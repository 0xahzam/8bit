==> flow/design.v <==
module barrelShifter (
    input [31:0] DATA1,
    input [4:0] shiftAmount,   
    output reg [31:0] RshiftResult
);
always @* begin
    RshiftResult = DATA1 >> shiftAmount;
end
endmodule
module alu(
    input [7:0] DATA1,
    input [7:0] DATA2,
    input [2:0] SELECT,
    output reg [7:0] RESULT,
    output reg ZERO
);
wire [31:0] RshiftResult;  
barrelShifter myRightLogicalShifter(
    .DATA1({24'd0, DATA1}),   
    .shiftAmount(DATA2[4:0]),
    .RshiftResult(RshiftResult)
);
always @* begin
    case(SELECT)
        3'b000: #1 RESULT = DATA2;            
        3'b001: #2 RESULT = DATA1 + DATA2;    
        3'b010: #1 RESULT = DATA1 & DATA2;    
        3'b011: #1 RESULT = DATA1 | DATA2;    
        3'b100: RESULT = RshiftResult; 
        3'b101: RESULT = 8'b00000000; 
        3'b110: RESULT = 8'b00000000; 
        3'b111: RESULT = 8'b00000000; 
    endcase 
end
always @* begin
    ZERO = (RESULT == 8'b0);
end
endmodule
module reg_file(
    input [2:0] INADDRESS,
    input [2:0] OUT1ADDRESS,
    input [2:0] OUT2ADDRESS,
    input WRITE,
    input CLK,
    input RESET,
    input [7:0] IN,
    output [7:0] OUT1,
    output [7:0] OUT2
);
integer i;
reg [7:0] regFile[0:7];
always @(*)
begin
    if (RESET == 1) begin
        #2;
        for (i = 0; i < 8; i = i + 1) begin
            regFile[i] = 8'b00000000;
        end
    end
end
always @(posedge CLK)
begin
    if (WRITE == 1'b1 && RESET == 1'b0) begin
        #2;
        regFile[INADDRESS] = IN;  
    end
end
assign #2 OUT1 = regFile[OUT1ADDRESS];
assign #2 OUT2 = regFile[OUT2ADDRESS];
endmodule
module mux2_1 (
    input wire se1,          
    input wire [7:0] in0, 
    input wire [7:0] in1,    
    output reg [7:0] out
);
always @* begin
    if (se1 == 1'b1) begin
        out = in0;
    end 
    else begin
        out = in1;
    end
end
endmodule
module twosCompliment (
    input wire [7:0] in,
    output reg [7:0] result
);
always @* begin
    result = ~in + 1;
end
endmodule
module adder (
    input wire [31:0] a,
    input wire [31:0] b,
    output reg [31:0] sum
);
always @* begin
    sum = a + b;
end
endmodule
module cpu (
    input [31:0] INSTRUCTION,
    input CLK,
    input RESET,
    output reg [31:0] PC
);
reg writeEnable;
reg isAdd;
reg isImmediate;
reg [2:0] aluOp;
reg [2:0] regRead1Address;
reg [2:0] regRead2Address;
reg [2:0] writeRegAddress;
reg [7:0] immediateVal;
wire [7:0] mux1out;
wire [7:0] mux2out;
wire [7:0] ALURESULT;
wire [7:0] minusVal;
reg [7:0] IN;
wire [7:0] OUT1;
wire [7:0] OUT2;
reg [7:0] OPCODE; 
reg [2:0] DESTINATION;  
reg [2:0] SOURCE1; 
reg [2:0] SOURCE2;
wire ZERO;  
wire [31:0] nextPC;
adder myadder (.a(PC), .b(32'd4), .sum(nextPC));
always @(posedge CLK) begin
    if (RESET) begin
        PC <= 32'd0;   
    end else begin
        PC <= nextPC;
    end
end
always @* begin
    OPCODE = INSTRUCTION[31:24];
    case(OPCODE)
        8'b00000000:
            begin
                writeEnable = 1'b1;
                aluOp = 3'b000;
                isAdd = 1'b1;
                isImmediate = 1'b1;
            end
        8'b00000001:
            begin
                writeEnable = 1'b1;  
                aluOp = 3'b000;
                isAdd = 1'b1;
                isImmediate = 1'b0;
            end
        8'b00000010:
            begin
                writeEnable = 1'b1;
                aluOp = 3'b001;
                isAdd = 1'b1;
                isImmediate = 1'b0;
            end
        8'b00000011:
            begin
                writeEnable = 1'b1;
                aluOp = 3'b001;
                isAdd = 1'b0;
                isImmediate = 1'b0;
            end
        8'b00000100:
            begin
                writeEnable = 1'b1;
                aluOp = 3'b010;
                isAdd = 1'b1;
                isImmediate = 1'b0; 
            end
        8'b00000101:
            begin
                writeEnable = 1'b1;
                aluOp = 3'b011;
                isAdd = 1'b1;
                isImmediate = 1'b0; 
            end
    endcase        
end
reg_file myReg (
    .IN(IN),
    .OUT1(OUT1),
    .OUT2(OUT2),
    .INADDRESS(DESTINATION),
    .OUT1ADDRESS(SOURCE1),
    .OUT2ADDRESS(SOURCE2),
    .WRITE(writeEnable),
    .CLK(CLK),
    .RESET(RESET)
);
always @* begin
    DESTINATION  = INSTRUCTION[18:16];
    SOURCE1   = INSTRUCTION[10:8];
    SOURCE2 = INSTRUCTION[2:0];
    immediateVal = INSTRUCTION[7:0];
end
twosCompliment mytwo (
    .in(OUT2),
    .result(minusVal)
);
mux2_1 mymux1 (
    .in0(OUT2),
    .in1(minusVal),
    .se1(isAdd),
    .out(mux1out)
);
mux2_1 mymux2 (
    .in0(immediateVal),
    .in1(mux1out),
    .se1(isImmediate),
    .out(mux2out)
);
alu myalu (
    .DATA1(OUT1),
    .DATA2(mux2out),
    .SELECT(aluOp),
    .RESULT(ALURESULT),
    .ZERO(ZERO)
);
always @* begin
    IN = ALURESULT;   
end
endmodule
## From RTL to reports: cpu

Tool output for the design above, in the order of the flow.
Line numbers count from 1 in the design file above.
Operators: Yosys type, input widths -> output width; for muxes data width and select width s.
Library cell names are shortened.
A cell with -- has no value.

| inputs | value |
|---|---|
| design top | cpu |
| clock | CLK |
| cell library | sky130hd |
| corner | tt_025C_1v80 |

## Elaborated design

Yosys after proc, flatten, opt, wreduce and memory -nomap, before mapping. Enables and synchronous resets that opt folds into registers are not counted as muxes. Print and check cells are not counted. Equal cells are merged and count once.

| bit counts | value |
|---|---|
| bits in writable memories | 0 |
| flip-flop bits (word level) | 32 |
| memories kept | 0 |
| word width x clocked read ports | 0 |
| output and inout port bits | 32 |
| input port bits | 34 |
| bits in read-only memories | 0 |
| latch bits | 0 |
| elaborated cells | 2 |

| cells by class | value |
|---|---|
| muxes and demuxes | 0 |
| order comparisons | 0 |
| add/sub/neg operators | 1 |
| divide/modulo/power cells | 0 |
| reduce/logical cells | 0 |
| bitwise logic cells | 0 |
| shift operators | 0 |
| multipliers | 0 |
| eq/ne operators | 0 |

Operators with widths:

| cell | number |
|---|---|
| $add 32x3->32 const B | 1 |

## Logic depth

Depth = most cells in a row (Yosys ltp): at word level without a register or memory, in the mapped netlist without a sequential cell, where the memories' decode and read muxes count.

| depth | value |
|---|---|
| depth after elaboration | 1 |
| ABC_AREA | 0 |
| gate-level depth with buffers | 6 |
| depth with buffers taken out | 5 |

## After synthesis

Source: synth_stat.txt of the flow (Yosys; design flattened, memories mapped). It holds for the ABC_AREA given above (unset counts as 0); a run with the other value may have another netlist.
The area totals of this step are shown rounded.

| synthesis totals | value |
|---|---|
| flip-flop cells | 30 |
| buffers | 9 |
| chip area (Yosys) | 1400 um2 |
| sequential area | 600 um2 |
| cells in the netlist | 158 |

Cell types:

| cell | number | area in all (um2) |
|---|---|---|
| dfxtp_1 | 30 | 600.576 |
| o31ai_1 | 12 | 90.086 |
| or4_1 | 12 | 90.086 |
| a21oi_1 | 17 | 85.082 |
| xor2_1 | 8 | 70.067 |
| nand2_1 | 13 | 48.797 |
| nor2_1 | 12 | 45.043 |
| nand4_1 | 7 | 43.792 |
| or3_1 | 5 | 31.28 |
| nand3_1 | 6 | 30.029 |
| xnor2_1 | 3 | 26.275 |
| and3_1 | 4 | 25.024 |
| o21ai_0 | 5 | 25.024 |
| and3_4 | 2 | 22.522 |
| nand4_4 | 1 | 21.27 |
| clkbuf_1 | 5 | 18.768 |
| and4_1 | 2 | 17.517 |
| buf_4 | 2 | 15.014 |

Not listed: further types 12, cells in them 12.
By module: a second synthesis without flattening, with its own total; a netlist apart from the flattened one above.

| unflattened totals | value |
|---|---|
| cells (unflattened synthesis) | 340 |
| area (unflattened synthesis) | 2700 um2 |

Each row is one instance without its submodules.

Modules:

| module | instances | sequential area (um2) | cells | area (um2) |
|---|---|---|---|---|
| adder | 1 | 0.0 | 271 | 1900 |
| cpu | 1 | 640 | 69 | 870 |

## Path before layout

OpenSTA on the mapped netlist: ideal clock, no wires. The path of least setup slack (recovery checks aside). Input and output delay are each 20% of the period. Register names are those of the netlist, which keeps one name where synthesis merged equal registers.

| timing path after synthesis | value |
|---|---|
| path type | reg2reg |
| start point | register PC[2] |
| end point | register PC[30] |
| stages on the path | 6 |
| launch time at the first pin | 0 ps |
| path buffers | 0 |
| period | 3420 ps |
| setup time | 70 ps |
| path slack | 1733 ps |
| required time | 3350 ps |
| delay of the path | 1687 ps |
| arrival time | 1617 ps |
| period reached after synthesis | 1687 ps |

"delay of the path" is the arrival time less input delay plus setup time.
"stages on the path" counts driving pins, that of a launching flip-flop among them; a cell with two outputs on the path counts twice.
"period reached after synthesis" is the clock period less the worst setup slack; recovery checks do not enter. This is arithmetic on one report: input and output delays are still those of the set period (20% each).
Between the ends stands the longest chain of elaborated cells between them, by number of cells; it is not shown to be the way that was timed. Of several equally long chains one is given.
A line is the first line of the expression or statement that the cell stems from. Yosys adds cells for indexed reads and writes and turns some case tables into memories.

| between the ends, after synthesis | value |
|---|---|
| cells stage by stage | dfxtp_1 ha_1 and4_1 nand3_1 or4_1 a21oi_1 |
| length of the longest elaborated chain | 1 |
| elaborated cells on any way between the ends | 1 |
| RTL lines with such cells | 1 |
| classes of those cells | add/sub (1) |

RTL lines, path after synthesis:

| item | RTL line | source |
|---|---|---|
| start, declared | 107 | `output reg [31:0] PC` |
| start, assigned | 133 | `PC <= 32'd0;` |
| start, assigned | 135 | `PC <= nextPC;` |
| $add 32x3->32 | 100 | `sum = a + b;` |
| end, assigned | 133 |  |
| end, assigned | 135 |  |
| end, declared | 107 |  |

## Worst path after layout

Path of least setup slack in the final report of record 1 (OpenROAD, finished layout, wires in). Where an end is a register, its clock arrival counts in the times.
The report prints the path's times to 10 ps; the period is as set.

| timing path after layout | value |
|---|---|
| path type | reg2reg |
| start point | register PC[2] |
| end point | register PC[31] |
| arrival time | 2020 ps |
| launch time at the first pin | 280 ps |
| setup time | 60 ps |
| stages on the path | 6 |
| path slack | 310 ps |
| path buffers | 1 |
| period | 2110 ps |
| required time | 2330 ps |

Between the ends stands the longest chain of elaborated cells between them, by number of cells; it is not shown to be the way that was timed. Of several equally long chains one is given.

| between the ends, after layout | value |
|---|---|
| cells stage by stage | dfxtp_1 and2_0 buf_4 nand4_2 or4_1 a21oi_1 |
| length of the longest elaborated chain | 1 |
| elaborated cells on any way between the ends | 1 |
| RTL lines with such cells | 1 |
| classes of those cells | add/sub (1) |

RTL lines, path after layout:

| item | RTL line | source |
|---|---|---|
| start, declared | 107 | `output reg [31:0] PC` |
| start, assigned | 133 | `PC <= 32'd0;` |
| start, assigned | 135 | `PC <= nextPC;` |
| $add 32x3->32 | 100 | `sum = a + b;` |
| end, assigned | 133 |  |
| end, assigned | 135 |  |
| end, declared | 107 |  |

==> results <==
2 stored runs of cpu in the flow (synthesis by Yosys, layout by OpenROAD, sky130hd cells), in arbitrary order. Constraints: input delay and output delay 20% of the set period each, output load 0.01 pF.
"clock period reached" means the clock period less the worst setup slack. The figure is calculated, with input and output delays left at 20% of the set period.
By "worst path time" is meant the share of the clock period that the worst setup path is allowed (20% is reserved at inputs, 20% at outputs), minus its slack. Clock arrival times at its registers enter into it.
"total design power": no workload was simulated; the value follows from the tool's default switching activity.
"worst path time" is given in steps of 10 ps.
The results are shown rounded.
Settings: - = not set for that run.
A result given as - is not shown for that run.

| item | record 1 | record 2 |
|---|---|---|
| period_ns | 2.11 | 1.01 |
| CORE_UTILIZATION | 31 | 58 |
| SETUP_SLACK_MARGIN | 0.05 | 0.02 |
| PLACE_DENSITY_LB_ADDON | 0.26 | - |
| TNS_END_PERCENT | 45 | - |
| GPL_ROUTABILITY_DRIVEN | 0 | - |
| CAP_MARGIN | 20 | 20 |
| MIN_ROUTING_LAYER | met1 | - |
| MAX_ROUTING_LAYER | met4 | - |
| CORE_MARGIN | 2 | 2 |
| SLEW_MARGIN | 20 | 20 |
| CELL_PAD_IN_SITES_DETAIL_PLACEMENT | - | 1 |
| CTS_CLUSTER_SIZE | - | 71 |
| CTS_CLUSTER_DIAMETER | - | 231 |
| final setup TNS (ps) | 0 | - |
| worst path time (ps) | 1800 | - |
| worst setup path kind | reg2reg | - |
| clock period reached (ps) | 1800 | - |
| standard-cell area after layout (um2) | 1800 | - |
| utilization in the final report | 0.42 | - |
| setup slack of the critical path (ps) | 310 | - |
| mapped cell area after synthesis (um2) | 1400 | - |
| total design power (mW) | 1.1 | - |
| area inside the die boundary (um2) | 5100 | - |
| worst hold slack after layout (ps) | 460 | - |

Record 2: not finished: placement ended with error DPL-0033
